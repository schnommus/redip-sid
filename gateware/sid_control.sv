==> flow/design.v <==
`default_nettype none
package sid;
    typedef logic [23:0] reg24_t;   
    typedef logic [22:0] reg23_t;   
    typedef logic [14:0] reg15_t;   
    typedef logic [11:0] reg12_t;   
    typedef logic [10:0] reg11_t;   
    typedef logic  [9:0] reg10_t;   
    typedef logic  [8:0] reg9_t;    
    typedef logic  [7:0] reg8_t;    
    typedef logic  [6:0] reg7_t;    
    typedef logic  [4:0] reg5_t;    
    typedef logic  [3:0] reg4_t;    
    typedef logic signed [31:0] s32_t;
    typedef logic signed [23:0] s24_t;
    typedef logic signed [21:0] s22_t;   
    typedef logic signed [19:0] s20_t;   
    typedef logic signed [16:0] s17_t;   
    typedef logic signed [15:0] s16_t;
    typedef logic signed [12:0] s13_t;   
    typedef logic signed [11:0] s12_t;   
    typedef logic signed [10:0] s11_t;   
    typedef struct packed {
        s24_t left;
        s24_t right;
    } audio_t;
    typedef logic [4:0] cycle_t;
    typedef enum logic [0:0] {
        MOS6581,
        MOS8580
    } model_e;
    typedef enum {
        D420_BIT,
        D500_BIT,
        DE00_BIT
    } addr_bit_e;
    typedef enum logic [2:0] {
        D400 = 0,
        D420 = 1 << D420_BIT,
        D500 = 1 << D500_BIT,
        DE00 = 1 << DE00_BIT
    } addr_e;
    typedef logic [2:0] addr_t;
    typedef struct packed {
        model_e model;
        addr_t  addr;   
        reg9_t  fc_base;
        s11_t   fc_offset;
    } cfg_t;
    typedef struct packed {
        reg5_t addr;
        reg8_t data;
        logic  phi2;
        logic  r_w_n;
        logic  res;
    } bus_i_t;
    typedef struct packed {
        logic cs_n;
        logic cs_io1_n;
        logic a8;
        logic a5;
    } cs_t;
    typedef struct packed {
        logic [1:0] charged;
    } pot_i_t;
    typedef struct packed {
        logic       discharge;
    } pot_o_t;
    typedef struct packed {
        reg8_t freq_lo;
        reg8_t freq_hi;
        reg8_t pw_lo;
        reg8_t pw_hi;
    } freq_pw_t;
    typedef struct packed {
        logic noise;
        logic pulse;
        logic sawtooth;
        logic triangle;
        logic test;
        logic ring_mod;
        logic sync;
    } control_t;
    typedef struct packed {
        freq_pw_t freq_pw;
        control_t control;
    } waveform_reg_t;
    typedef struct packed {
        logic  gate;
        reg4_t attack;
        reg4_t decay;
        reg4_t sustain;
        reg4_t release_;   
    } envelope_reg_t;
    typedef struct packed {
        waveform_reg_t waveform;
        envelope_reg_t envelope;
    } voice_reg_t;
    typedef struct packed {
        reg8_t fc_lo;
        reg8_t fc_hi;
        reg4_t res;
        reg4_t filt;
        reg4_t mode;
        reg4_t vol;
    } filter_reg_t;
    typedef struct packed {
        logic [0:1][7:0] xy;
    } pot_reg_t;
    typedef struct packed {
        pot_reg_t pot;
        reg8_t    osc3;
        reg8_t    env3;
    } misc_reg_t;
endpackage
`default_nettype none
module sid_control #(
    localparam DBUS_VALUE_TTL_MOS6581 = 10'd7,
    localparam DBUS_VALUE_TTL_MOS8580 = 10'd664
)(
    input  logic               clk,
    input  logic               tick_ms,
    input  sid::cycle_t        voice_cycle,
    input  sid::cycle_t        filter_cycle,
    input  sid::bus_i_t        bus_i,
    input  logic [1:0]         cs,
    input  logic [1:0]         model,
    output sid::freq_pw_t      freq_pw_1,
    output logic [2:0]         test,
    output logic [2:0]         sync,
    output sid::control_t      control_4,
    output sid::envelope_reg_t ereg_5,
    output sid::filter_reg_t   freg_1,
    input  sid::misc_reg_t     mreg,
    output sid::reg8_t         data_o
);
    typedef union packed {
        logic [0:6][7:0] bytes;
        sid::voice_reg_t regs;
    } voice_ctrl_t;
    typedef union packed {
        logic [0:3][7:0] bytes;
        sid::filter_reg_t regs;
    } filter_ctrl_t;
    typedef union packed {
        logic [0:3][7:0] bytes;
        sid::misc_reg_t  regs;
    } misc_ctrl_t;
    (* nowrshmsk *)
    voice_ctrl_t  v5 = '0, v4 = '0, v3 = '0, v2 = '0, v1 = '0, v0 = '0;
    (* nowrshmsk *)
    filter_ctrl_t f1 = '0, f0 = '0;
    misc_ctrl_t   m;
    typedef struct packed {
        logic [1:0][7:0] value;
        logic [1:0][9:0] age;
    } dbus_t;
    (* nowrshmsk *)
    dbus_t dbus = '0;
    logic signed [4:0] vaddr_offset = 0;
    always_ff @(posedge clk) begin
        if (voice_cycle == 3 || voice_cycle == 6) begin
            vaddr_offset <= 0;
        end else if (voice_cycle >= 1 && voice_cycle <= 2 ||
                     voice_cycle >= 4 && voice_cycle <= 5)
        begin
            vaddr_offset <= vaddr_offset - 7;
        end
    end
    logic cycle_cs;
    logic signed [5:0] vaddr;
    logic signed [5:0] faddr;
    logic signed [5:0] maddr;
    logic r;
    logic w;
    sid::reg8_t r_value;
    always_comb begin
        freq_pw_1 = v0.regs.waveform.freq_pw;
        control_4 = v3.regs.waveform.control;
        ereg_5    = v4.regs.envelope;
        test      = { v2.regs.waveform.control.test, v1.regs.waveform.control.test, v0.regs.waveform.control.test };
        sync      = { v2.regs.waveform.control.sync, v1.regs.waveform.control.sync, v0.regs.waveform.control.sync };
        freg_1    = f1.regs;   
        m.regs    = mreg;
        cycle_cs = cs[voice_cycle[2]];
        vaddr = signed'(6'(bus_i.addr)) + 6'(vaddr_offset);
        faddr = signed'(6'(bus_i.addr)) - 'sh15;
        maddr = signed'(6'(bus_i.addr)) - 'sh19;
        r =  bus_i.phi2 &  bus_i.r_w_n && maddr >= 0 && maddr <= 3;
        w = ~bus_i.phi2 & ~bus_i.r_w_n && voice_cycle >= 1 && voice_cycle <= 6;
        r_value  = m.bytes[maddr[2:0]];
        data_o = |cs && r ? r_value : dbus.value[cs == 2'b10];
    end
    for (genvar i = 0; i < 2; i++) begin : sid
        always_ff @(posedge clk) begin
            if (bus_i.res) begin
                dbus.value[i] <= '0;
                dbus.age[i]   <= '0;
            end else if (cs[i] && (r || w)) begin
                dbus.value[i] <= r ? r_value : bus_i.data;
                dbus.age[i]   <= 0;
            end else if (dbus.age[i] == ((model[i] == sid::MOS6581) ?
                                         DBUS_VALUE_TTL_MOS6581 :
                                         DBUS_VALUE_TTL_MOS8580))
            begin
                dbus.value[i] <= 0;
            end else if (voice_cycle == 1) begin
                dbus.age[i]   <= dbus.age[i] + 10'(tick_ms);
            end
        end
    end
    always_ff @(posedge clk) begin
        if (voice_cycle >= 1 && voice_cycle <= 18) begin
            { v5, v4, v3, v2, v1, v0 } <= { v4, v3, v2, v1, v0, v5 };
            if (bus_i.res) begin
                v0.bytes <= '0;
            end else if (cycle_cs && w && vaddr >= 0 && vaddr <= 6) begin
                v0.bytes[vaddr[2:0]] <= bus_i.data;
            end
        end
        if (voice_cycle == 1 || voice_cycle == 4 ||
            filter_cycle == 5 || filter_cycle == 10)
        begin
            { f1, f0 } <= { f0, f1 };
            if (bus_i.res) begin
                f0.bytes <= '0;
            end else if (cycle_cs && w && faddr >= 0 && faddr <= 3) begin
                f0.bytes[faddr[2:0]] <= bus_i.data;
            end
        end
    end
endmodule
# Tool chain data of sid_control
# The steps from the RTL of sid_control to its reports follow in flow order.
# Lines are those of the file above, counted from 1.
# Operators carry their Yosys type and port widths (W data, S select, Z words).
# Library cell names are shortened.
# The mark n/a stands for no value.
dict set report design {
  top {sid_control}
  clock_port {clk}
  library {sky130hd}
  pvt_corner {tt_025C_1v80}
}

# Word level
# Yosys after proc, flatten, opt, wreduce and memory -nomap, before mapping. Memory bits, and registers merged into a memory's read port (data or address), are not among the register bits. Print and check cells are not counted. Equal cells are merged and count once.
dict set report op_classes {
  add_sub_neg 9
  n_cmp 12
  eq_ne 18
  shifts 3
  n_mux 30
  n_logic 6
  reduce_and_logical 30
}
# op n
set op_table {}
lappend op_table {{$mux W8} 28}
lappend op_table {{$eq A29 B2 Y1 const B} 4}
lappend op_table {{$eq A29 B3 Y1 const B} 3}
lappend op_table {{$logic_not A32 Y1} 2}
lappend op_table {{$eq A29 B1 Y1 const B} 2}
lappend op_table {{$shiftx A32 B7 Y8} 1}
lappend op_table {{$add A10 B1 Y10} 2}
lappend op_table {{$eq A10 B10 Y1} 2}
lappend op_table {{$mux W10} 2}
lappend op_table {{$ge A6 B1 Y1 const B} 3}
lappend op_table {{$shiftx A16 B5 Y8} 1}
lappend op_table {{$logic_and A1 B1 Y1} 15}
lappend op_table {{$eq A5 B3 Y1 const B} 3}
lappend op_table {{$sub A5 B5 Y6 const B} 2}
lappend op_table {{$le A6 B3 Y1 const B} 2}
lappend op_table {{$le A5 B3 Y1 const B} 2}
lappend op_table {{$sub A2 B3 Y4 const A} 2}
lappend op_table {{$logic_or A1 B1 Y1} 6}
lappend op_table {{$reduce_or A2 Y1} 3}
lappend op_table {{$le A6 B4 Y1 const B} 1}
lappend op_table {{$add A6 B5 Y6} 1}
lappend op_table {{$ge A5 B1 Y1 const B} 1}
lappend op_table {{$eq A5 B1 Y1 const B} 1}
lappend op_table {{$le A5 B2 Y1 const B} 1}
lappend op_table {{$eq A5 B2 Y1 const B} 1}
lappend op_table {{$ge A5 B3 Y1 const B} 1}
lappend op_table {{$sub A5 B4 Y5 const B} 1}
lappend op_table {{$eq A5 B4 Y1 const B} 1}
# Other operator kinds: 8; their cells: 14.
dict set report word_totals {
  reg_bits 441
  input_bits 64
  out_inout_bits 102
  wordCells 130
}

# Longest topological paths
# Yosys ltp: most cells in a row. Word level: on the elaborated netlist, between registers, memories and ports. Mapped: between sequential cells and ports; inverters and the memories' decode and read muxes count.
dict set report logic_depth {
  word_depth 8
  ABC_AREA 0
  mapped_depth 10
  depth_no_buf 7
}

# Mapped cells and area
# The flow's flattened synthesis, as Yosys stat reports it; memories are mapped. The netlist is that of the ABC_AREA named above (0 if unset); the other value can give another one.
# The area totals of this step are shown rounded.
dict set report mapped {
  mapped_cells 1038
  area_um2 17000
  sequential_area_um2 13000
  ff_cells 441
  n_buf 100
}
# cell_type n area_total_um2
set by_type {}
lappend by_type {edfxtp_1 400 1.2E+04}
lappend by_type {mux2i_1 97 970.931}
lappend by_type {dfxtp_1 41 820.787}
lappend by_type {nand2b_1 103 644.368}
lappend by_type {buf_4 62 465.446}
lappend by_type {nand3_1 43 215.206}
lappend by_type {ha_1 15 187.68}
lappend by_type {mux4_2 8 180.173}
lappend by_type {a21oi_1 33 165.158}
lappend by_type {nand2_1 31 116.362}
lappend by_type {o21ai_0 22 110.106}
lappend by_type {clkbuf_1 24 90.086}
lappend by_type {mux2_2 8 90.086}
lappend by_type {nand4_2 7 87.584}
lappend by_type {nor2_1 22 82.579}
lappend by_type {xor2_1 8 70.067}
lappend by_type {xnor2_1 6 52.55}
lappend by_type {and3_1 8 50.048}
# Not listed: further types 40, cells in them 100.

# Timing after synthesis
# OpenSTA on the mapped netlist: ideal clock, no wires. The path of least setup slack (recovery checks aside). Input and output delay are each 20% of the period. Register names are those of the netlist, which keeps one name where synthesis merged equal registers.
dict set report synth_path {
  path_type {input to register}
  from {input voice_cycle[2]}
  to {register v0}
  period_ps 23200
  input_delay_ps 4640
  setup_ps 1147
  launch_ps 4640
  t_arrival_ps 21309
  required_time_ps 22053
  slack_ps 743
  path_delay_ps 17816
  stages 5
  n_path_buf 2
  synth_period_reached_ps 22457
}
# "path_delay_ps" is the arrival time less input delay plus setup time.
# "stages" counts driving pins, that of a launching flip-flop among them; a cell with two outputs on the path counts twice.
# "synth_period_reached_ps" is the clock period less the worst setup slack; recovery checks do not enter. This is arithmetic on one report: input and output delays are still those of the set period (20% each).
# Where an end lacks its bit number, it is one bit of the signal, or one of the new flip-flops if synthesis recoded a state register.
# Between the ends stands the longest chain of elaborated cells between them, by number of cells; it is not shown to be the way that was timed. Of several equally long chains one is given.
# A line is the first line of the expression or statement that the cell stems from. Yosys adds cells for indexed reads and writes and turns some case tables into memories.
# The path ends at the enable pin of a flip-flop; only ways to that pin are counted.
dict set report synth_via {
  path_cell_list {buf_2 or2_2 clkbuf_1 nor2_1 a21oi_1}
  elab_chain_cells 2
  cells_between 3
  cone_classes {compare (2); reduce/logical (1)}
}
# item line
set synth_lines {}
lappend synth_lines {{from (decl)} 123} ;# input  sid::cycle_t        voice_cycle,
lappend synth_lines {{$ge A5 B1 Y1} 213} ;# if (voice_cycle >= 1 && voice_cycle <= 18) begin
lappend synth_lines {{$logic_and A1 B1 Y1} 213}
lappend synth_lines {{to (decl)} 150} ;# voice_ctrl_t  v5 = '0, v4 = '0, v3 = '0, v2 = '0, v1 = '0, v0 = '0;

# Worst path after layout
# From the final timing report of run 1: the path of least setup slack in the routed layout; clock arrival at registers is part of the times.
# The path's times are printed in steps of 10 ps; the period is the one set.
dict set report layout_path {
  path_type {input to output}
  from {input bus_i}
  to {output data_o[3]}
  period_ps 46200
  input_delay_ps 9240
  output_delay_ps 9240
  launch_ps 9240
  t_arrival_ps 13390
  required_time_ps 36960
  slack_ps 23570
  stages 9
  n_path_buf 2
}
# Where an end lacks its bit number, it is one bit of the signal, or one of the new flip-flops if synthesis recoded a state register.
# Between the ends stands the longest chain of elaborated cells between them, by number of cells; it is not shown to be the way that was timed. Of several equally long chains one is given.
dict set report layout_via {
  path_cell_list {clkdlybuf4s50_1 inv_1 ha_1 xnor2_1 nand3_1 nor2_1 nand3_1 o21ai_0 clkdlybuf4s50_1}
  elab_chain_cells 6
  cells_between 9
  lines_between 4
  cone_classes {add/sub (2); compare (2); shift (1); mux (1); reduce/logical (3)}
}
# item line
set layout_lines {}
lappend layout_lines {{from (decl)} 125} ;# input  sid::bus_i_t        bus_i,
lappend layout_lines {{$sub A5 B5 Y6} 188} ;# maddr = signed'(6'(bus_i.addr)) - 'sh19;
lappend layout_lines {{$ge A6 B1 Y1} 189} ;# r =  bus_i.phi2 &  bus_i.r_w_n && maddr >= 0 && maddr <= 3;
lappend layout_lines {{$logic_and A1 B1 Y1 x2} 189}
lappend layout_lines {{$logic_and A1 B1 Y1} 192} ;# data_o = |cs && r ? r_value : dbus.value[cs == 2'b10];
lappend layout_lines {{$mux W8} 192}
lappend layout_lines {{to (decl)} 135} ;# output sid::reg8_t         data_o

; Settings and measured results of 2 stored flow runs for module sid_control (sky130hd), not sorted in any way. The constraints put input and output delay at 20% of the set period each and load the outputs with 0.01 pF.
; "worst_path_allowed_less_slack_ps": the worst setup path's part of the clock period (all of it between registers, 20% less for each end at a port) less its slack. A launch clock that arrives late makes it longer, a capture clock that arrives late makes it shorter.
; "worst_path_allowed_less_slack_ps" is given in steps of 10 ps.
; Measured values are rounded.

[run 1: settings]
period_ns = 46.2
CORE_UTILIZATION = 15
SETUP_SLACK_MARGIN = -2.0
PLACE_DENSITY_LB_ADDON = 0.03
GPL_TIMING_DRIVEN = 1
GPL_ROUTABILITY_DRIVEN = 0
CTS_CLUSTER_SIZE = 69
CAP_MARGIN = 20
CORE_MARGIN = 2
SLEW_MARGIN = 20
[run 1: results]
synthArea_um2 = 17000
design_die_area_um2 = 120000
post_route_stdcell_area_um2 = 22000
finish.utilization_pct = 19
fin_ws_ps = 24000
total_negative_slack_ps = 0
worst_hold_slack_ps = 400
worst_path_allowed_less_slack_ps = 4150
worst_path_kind = input to output

[run 2: settings]
period_ns = 17.3
CORE_UTILIZATION = 65
SETUP_SLACK_MARGIN = 1.87
PLACE_DENSITY_LB_ADDON = 0.16
HOLD_SLACK_MARGIN = 0.25
CORE_MARGIN = 2
ABC_AREA = 0
GPL_TIMING_DRIVEN = 1
CTS_CLUSTER_SIZE = 73
SLEW_MARGIN = 20
CAP_MARGIN = 20
[run 2: results]
synthArea_um2 = 17000
design_die_area_um2 = 28000
post_route_stdcell_area_um2 = 20000
finish.utilization_pct = 77
fin_ws_ps = 6400
total_negative_slack_ps = 0
worst_hold_slack_ps = 410
worst_path_allowed_less_slack_ps = 3970
worst_path_kind = input to output
