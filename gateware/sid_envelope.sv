==> flow/design.v <==
`default_nettype none
package sid;
    typedef logic [23:0] reg24_t;   
    typedef logic [22:0] reg23_t;   
    typedef logic [14:0] reg15_t;   
    typedef logic [11:0] reg12_t;   
    typedef logic [10:0] reg11_t;   
    typedef logic  [9:0] reg10_t;   
    typedef logic  [8:0] reg9_t;    
    typedef logic  [7:0] reg8_t;    
    typedef logic  [6:0] reg7_t;    
    typedef logic  [4:0] reg5_t;    
    typedef logic  [3:0] reg4_t;    
    typedef logic signed [31:0] s32_t;
    typedef logic signed [23:0] s24_t;
    typedef logic signed [21:0] s22_t;   
    typedef logic signed [19:0] s20_t;   
    typedef logic signed [16:0] s17_t;   
    typedef logic signed [15:0] s16_t;
    typedef logic signed [12:0] s13_t;   
    typedef logic signed [11:0] s12_t;   
    typedef logic signed [10:0] s11_t;   
    typedef struct packed {
        s24_t left;
        s24_t right;
    } audio_t;
    typedef logic [4:0] cycle_t;
    typedef enum logic [0:0] {
        MOS6581,
        MOS8580
    } model_e;
    typedef enum {
        D420_BIT,
        D500_BIT,
        DE00_BIT
    } addr_bit_e;
    typedef enum logic [2:0] {
        D400 = 0,
        D420 = 1 << D420_BIT,
        D500 = 1 << D500_BIT,
        DE00 = 1 << DE00_BIT
    } addr_e;
    typedef logic [2:0] addr_t;
    typedef struct packed {
        model_e model;
        addr_t  addr;   
        reg9_t  fc_base;
        s11_t   fc_offset;
    } cfg_t;
    typedef struct packed {
        reg5_t addr;
        reg8_t data;
        logic  phi2;
        logic  r_w_n;
        logic  res;
    } bus_i_t;
    typedef struct packed {
        logic cs_n;
        logic cs_io1_n;
        logic a8;
        logic a5;
    } cs_t;
    typedef struct packed {
        logic [1:0] charged;
    } pot_i_t;
    typedef struct packed {
        logic       discharge;
    } pot_o_t;
    typedef struct packed {
        reg8_t freq_lo;
        reg8_t freq_hi;
        reg8_t pw_lo;
        reg8_t pw_hi;
    } freq_pw_t;
    typedef struct packed {
        logic noise;
        logic pulse;
        logic sawtooth;
        logic triangle;
        logic test;
        logic ring_mod;
        logic sync;
    } control_t;
    typedef struct packed {
        freq_pw_t freq_pw;
        control_t control;
    } waveform_reg_t;
    typedef struct packed {
        logic  gate;
        reg4_t attack;
        reg4_t decay;
        reg4_t sustain;
        reg4_t release_;   
    } envelope_reg_t;
    typedef struct packed {
        waveform_reg_t waveform;
        envelope_reg_t envelope;
    } voice_reg_t;
    typedef struct packed {
        reg8_t fc_lo;
        reg8_t fc_hi;
        reg4_t res;
        reg4_t filt;
        reg4_t mode;
        reg4_t vol;
    } filter_reg_t;
    typedef struct packed {
        logic [0:1][7:0] xy;
    } pot_reg_t;
    typedef struct packed {
        pot_reg_t pot;
        reg8_t    osc3;
        reg8_t    env3;
    } misc_reg_t;
endpackage
`default_nettype none
module sid_envelope #(
    localparam INIT_ENV = 0,
    localparam ENV_INIT = INIT_ENV ? { 4{2'b10} } : 'hFF
)(
    input  logic               clk,
    input  sid::cycle_t        cycle,
    input  logic               res,
    input  sid::envelope_reg_t ereg_5,
    output sid::reg8_t         env
);
    logic primed = 0;
    typedef struct packed {
        sid::reg8_t  env_cnt;
        logic        prev_FF;
        logic        prev_00;
        logic        prev_gate;
        logic        attack;
        logic        sustain;
        sid::reg4_t  adr;
        logic        env_cnt_en;
        logic        env_cnt_up;
        logic        prev_env_cnt_up;
        logic        env_cnt_inv;
        sid::reg15_t rate_cnt;
        logic        prev_rate_cnt_res;
        sid::reg5_t  exp_seg;
        sid::reg5_t  exp_cnt;
        logic        prev_exp_cnt_res;
    } envelope_t;
    envelope_t e5 = '0, e4 = '0, e3 = '0, e2 = '0, e1 = '0, e0 = '0;
    logic        rise_gate;
    logic        rise_FF;
    logic        rise_00;
    sid::reg7_t  exp_step;
    logic        rate_cnt_res;
    logic        exp_cnt_res;
    always_comb begin
        env = e5.env_cnt ^ { 8{~e5.prev_env_cnt_up ^ ~primed} };
        exp_step = {
            env == 8'h00,
            env == 8'h06,
            env == 8'h0E,
            env == 8'h1A,
            env == 8'h36,
            env == 8'h5D,
            env == 8'hFF
        };
        rise_gate = ~e5.prev_gate & ereg_5.gate;
        rise_FF   = ~e5.prev_FF & exp_step[0];
        rise_00   = ~e5.prev_00 & exp_step[6];
        rate_cnt_res =
                      (e5.adr == 'h0 && e5.rate_cnt == 'h7f00) ||
                      (e5.adr == 'h1 && e5.rate_cnt == 'h0006) ||
                      (e5.adr == 'h2 && e5.rate_cnt == 'h003c) ||
                      (e5.adr == 'h3 && e5.rate_cnt == 'h0330) ||
                      (e5.adr == 'h4 && e5.rate_cnt == 'h20c0) ||
                      (e5.adr == 'h5 && e5.rate_cnt == 'h6755) ||
                      (e5.adr == 'h6 && e5.rate_cnt == 'h3800) ||
                      (e5.adr == 'h7 && e5.rate_cnt == 'h500e) ||
                      (e5.adr == 'h8 && e5.rate_cnt == 'h1212) ||
                      (e5.adr == 'h9 && e5.rate_cnt == 'h0222) ||
                      (e5.adr == 'hA && e5.rate_cnt == 'h1848) ||
                      (e5.adr == 'hB && e5.rate_cnt == 'h59b8) ||
                      (e5.adr == 'hC && e5.rate_cnt == 'h3840) ||
                      (e5.adr == 'hD && e5.rate_cnt == 'h77e2) ||
                      (e5.adr == 'hE && e5.rate_cnt == 'h7625) ||
                      (e5.adr == 'hF && e5.rate_cnt == 'h0a93) ||
                      res;
        exp_cnt_res =
                     (e5.exp_seg[0] && e5.exp_cnt == 'h1c) ||
                     (e5.exp_seg[1] && e5.exp_cnt == 'h11) ||
                     (e5.exp_seg[2] && e5.exp_cnt == 'h1b) ||
                     (e5.exp_seg[3] && e5.exp_cnt == 'h08) ||
                     (e5.exp_seg[4] && e5.exp_cnt == 'h0f) ||
                     (e5.prev_rate_cnt_res && (e5.env_cnt_up || e5.exp_seg == '0)) ||
                     res;
    end
    always_ff @(posedge clk) begin
        if (cycle >= 6 && cycle <= 11) begin
            { e5, e4, e3, e2, e1, e0 } <= { e4, e3, e2, e1, e0, e5 };
            e0.prev_gate <= ereg_5.gate;
            e0.prev_FF   <= exp_step[0];
            e0.prev_00   <= exp_step[6];
            if (rise_gate | res) begin
                e0.env_cnt_en <= 1;
            end else if (rise_00) begin
                e0.env_cnt_en <= 0;
            end
            if (rise_FF | ~ereg_5.gate) begin
                e0.attack <= 0;
            end else if (rise_gate) begin
                e0.attack <= 1;
            end
            e0.env_cnt_up       <= e5.attack;
            e0.prev_env_cnt_up  <= e5.env_cnt_up;
            e0.env_cnt_inv <= e5.env_cnt_up ^ e5.attack;
            e0.sustain <= (env == { ereg_5.sustain, ereg_5.sustain }) & ereg_5.gate & ~e5.attack;
            e0.env_cnt <= primed ?
                          (e5.env_cnt ^ { 8{e5.env_cnt_inv} }) + { 7'b0, e5.env_cnt_en & e5.prev_exp_cnt_res & ~e5.sustain } :
                          ENV_INIT;
            if (rate_cnt_res || !primed) begin
                e0.rate_cnt <= '1;
            end else begin
                e0.rate_cnt <= { e5.rate_cnt[13:0], e5.rate_cnt[14] ^ e5.rate_cnt[13] };
            end
            if (exp_cnt_res || !primed) begin
                e0.exp_cnt <= '1;
            end else if (e5.prev_rate_cnt_res) begin
                e0.exp_cnt <= { e5.exp_cnt[3:0], e5.exp_cnt[4] ^ e5.exp_cnt[2] };
            end
            e0.prev_rate_cnt_res <= rate_cnt_res;
            e0.prev_exp_cnt_res  <= exp_cnt_res;
            for (int i = 0; i < $bits(e0.exp_seg); i++) begin : seg
                if (exp_step[i] | exp_step[i + 2] | res) begin
                    e0.exp_seg[i] <= 0;
                end else if (exp_step[i + 1]) begin
                    e0.exp_seg[i] <= 1;
                end
            end
            unique casez ({ ereg_5.gate, e5.attack })
              2'b?1: e0.adr <= ereg_5.attack;
              2'b10: e0.adr <= ereg_5.decay;
              2'b00: e0.adr <= ereg_5.release_;
            endcase
        end
    end
    always_ff @(posedge clk) begin
        if (cycle == 11 && !primed) begin
            primed <= 1;
        end
    end
endmodule
# From RTL to reports: sid_envelope
# What the tools print for sid_envelope, step after step.
# Lines are those of the file above, counted from 1.
# Operators carry their Yosys type and port widths (W data, S select, Z words).
# Library cell names are shortened.
# A cell with -- has no value.
# inputs
design,sid_envelope
clock,clk
library,sky130hd
lib_corner,tt_025C_1v80

# Elaborated design
# Counts by Yosys on the flattened word-level netlist (proc, flatten, opt, wreduce; memories kept). Register bits leave out memories and registers merged into their read ports (data or address). Print and check cells are left out. Cells with the same type and inputs are merged into one.
# bits
reg_bits,289
inputBits,24
output_inout_bits,8
elab_cells,170
# classes
n_addsub,1
cmp,2
eq_ne,45
muxes,9
n_logic,33
n_reduce_logical,54
# ops
cell,n
$eq A15 B15 Y1 const B,6
$eq A15 B14 Y1 const B,3
$eq A4 B4 Y1 const B,8
$eq A15 B10 Y1 const B,2
$eq A15 B13 Y1 const B,2
$logic_or A1 B1 Y1,25
$logic_and A1 B1 Y1,24
$eq A4 B3 Y1 const B,4
$xor A8 B8 Y8,2
$eq A15 B12 Y1 const B,1
$eq A15 B3 Y1 const B,1
$eq A15 B6 Y1 const B,1
$eq A5 B4 Y1 const B,3
$eq A5 B5 Y1 const B,3
$or A1 B1 Y1,12
$pmux W4 S3,1
$not A1 Y1,8
$eq A4 B2 Y1 const B,2
$add A8 B1 Y8,1
$eq A8 B3 Y1 const B,1
$eq A8 B4 Y1 const B,1
$eq A8 B5 Y1 const B,1
$eq A8 B6 Y1 const B,1
$eq A8 B7 Y1 const B,1
$eq A8 B8 Y1,1
$eq A8 B8 Y1 const B,1
$logic_not A8 Y1,1
$and A1 B1 Y1,7
# Other operator kinds: 11; their cells: 20.

# Longest topological paths
# Depth = most cells in a row (Yosys ltp): at word level without a register or memory, in the mapped netlist without a sequential cell, where the memories' decode and read muxes count.
# logic_depth
word_depth,19
ABC_AREA,0
depth_mapped,8

# After synthesis
# Source: synth_stat.txt of the flow (Yosys; design flattened, memories mapped). It holds for the ABC_AREA given above (unset counts as 0); a run with the other value may have another netlist.
# The area totals of this step are shown rounded.
# synth_totals
cell_count,582
mapped_area_mm2,0.0107
seq_area_mm2,0.00868
ffs,289
# by_type
cell,n,area_total_um2
edfxtp_1,289,8.68E+03
nand4b_1,21,183.926
nand3_1,22,110.106
xnor2_1,12,105.101
mux2i_1,10,100.096
xor3_1,4,95.091
nand2_1,25,93.84
nand4_1,15,93.84
nor4bb_1,9,90.086
o21ai_0,13,65.062
nor2_1,16,60.058
nor4_1,9,56.304
a21oi_1,11,55.053
nor3_1,11,55.053
clkbuf_1,13,48.797
buf_6,4,45.043
nand2b_1,6,37.536
buf_2,7,35.034
# Not listed: further types 42, cells in them 85.

# Worst setup path after synthesis
# OpenSTA on the mapped netlist: ideal clock, no wires. The path of least setup slack (recovery checks aside). Input and output delay are each 20% of the period. Register names are those of the netlist, which keeps one name where synthesis merged equal registers.
# synth_path
kind,input -> register
from,input cycle[3]
to,register e0
clock_period_ns,19.9
t_first_pin_ns,3.980
t_arrival_ns,17.974
required_time_ns,18.863
setup_slack_ns,0.890
path_delay_ns,15.031
path_stages,2
path_buffers,0
synth_period_reached_ns,19.01
# "path_delay_ns" is the arrival time less input delay plus setup time.
# "path_stages" counts driving pins, that of a launching flip-flop among them; a cell with two outputs on the path counts twice.
# "synth_period_reached_ns" is the clock period less the worst setup slack; recovery checks do not enter. This is arithmetic on one report: input and output delays are still those of the set period (20% each).
# Where an end lacks its bit number, it is one bit of the signal, or one of the new flip-flops if synthesis recoded a state register.
# The rows between start and end are the longest chain of elaborated cells between them; the timing report does not say that the signal goes this way. Where chains are equally long, one stands for them.
# Each line given opens the expression or statement behind the cell; cells for indexed reads and writes are added by Yosys, which also makes memories of some case tables.
# synth_via
cell_sequence,nand3b_1 a21oi_1
elab_chain_cells,2
# synth_rtl
element,line,text
start: declaration,122,"input  sid::cycle_t        cycle,"
$ge A5 B3 Y1,195,if (cycle >= 6 && cycle <= 11) begin
$logic_and A1 B1 Y1,195,
end: declaration,146,"envelope_t e5 = '0, e4 = '0, e3 = '0, e2 = '0, e1 = '0, e0 = '0;"

# Timing after layout
# Path of least setup slack in the final report of flow run A (OpenROAD, finished layout, wires in). Where an end is a register, its clock arrival counts in the times.
# layout_path
kind,register -> output
from,register e5
to,output env[6]
clock_period_ns,15.4
output_delay_ns,3.08
t_first_pin_ns,0.52
t_arrival_ns,2.61
required_time_ns,12.32
setup_slack_ns,9.71
path_stages,6
path_buffers,2
# Where an end lacks its bit number, it is one bit of the signal, or one of the new flip-flops if synthesis recoded a state register.
# The rows between start and end are the longest chain of elaborated cells between them; the timing report does not say that the signal goes this way. Where chains are equally long, one stands for them.
# layout_via
cell_sequence,edfxtp_1 xnor2_1 buf_4 nand2_1 and2_1 clkdlybuf4s50_1
elab_chain_cells,3
# layout_rtl
element,line,text
start: declaration,146,"envelope_t e5 = '0, e4 = '0, e3 = '0, e2 = '0, e1 = '0, e0 = '0;"
$not A1 Y1,154,env = e5.env_cnt ^ { 8{~e5.prev_env_cnt_up ^ ~primed} };
$xor A1 B1 Y1,154,
$xor A8 B8 Y8,154,
end: declaration,125,output sid::reg8_t         env

# Design sid_envelope on sky130hd. What follows are 2 stored runs of the flow, each under its own settings; their order means nothing. The constraints put input and output delay at 20% of the set period each and load the outputs with 0.01 pF.
# By "period_reached_ns" is meant the clock period of the run minus its worst setup slack. This is arithmetic on one report: input and output delays are still those of the set period (20% each).
# "critical_path_time_ns": the worst setup path's part of the clock period (all of it between registers, 20% less for each end at a port) less its slack. A launch clock that arrives late makes it longer, a capture clock that arrives late makes it shorter.
# "fin_power_w": no workload was simulated; the value follows from the tool's default switching activity.
# The results are shown rounded.
# A setting shown as - is not set for that run.
run,period_ns,CORE_UTILIZATION,SETUP_SLACK_MARGIN,HOLD_SLACK_MARGIN,CORE_MARGIN,CELL_PAD_IN_SITES_GLOBAL_PLACEMENT,CTS_CLUSTER_SIZE,MIN_ROUTING_LAYER,MAX_ROUTING_LAYER,CAP_MARGIN,SLEW_MARGIN,PLACE_DENSITY,GPL_TIMING_DRIVEN,fin_power_w,hold_ws_ns,final_stdcell_area_mm2,utilization_pct,period_reached_ns,tns_setup_ns,die_area_mm2,yosys_chip_area_mm2,critical_path_time_ns,worst_setup_path_type,fin_ws_ns
flow run A,15.4,62,4.44,-0.01,8,1,45,met1,met5,20,20,-,-,0.00168,0.408,0.0122,71.5,5.691,0.000,0.0217,0.0107,2.61,register -> output,9.71
flow run B,20.7,50,1.88,-,2,-,-,-,-,20,25,0.39,0,0.0012,0.412,0.0126,60.0,6.514,0.000,0.0225,0.0107,2.37,register -> output,14.2
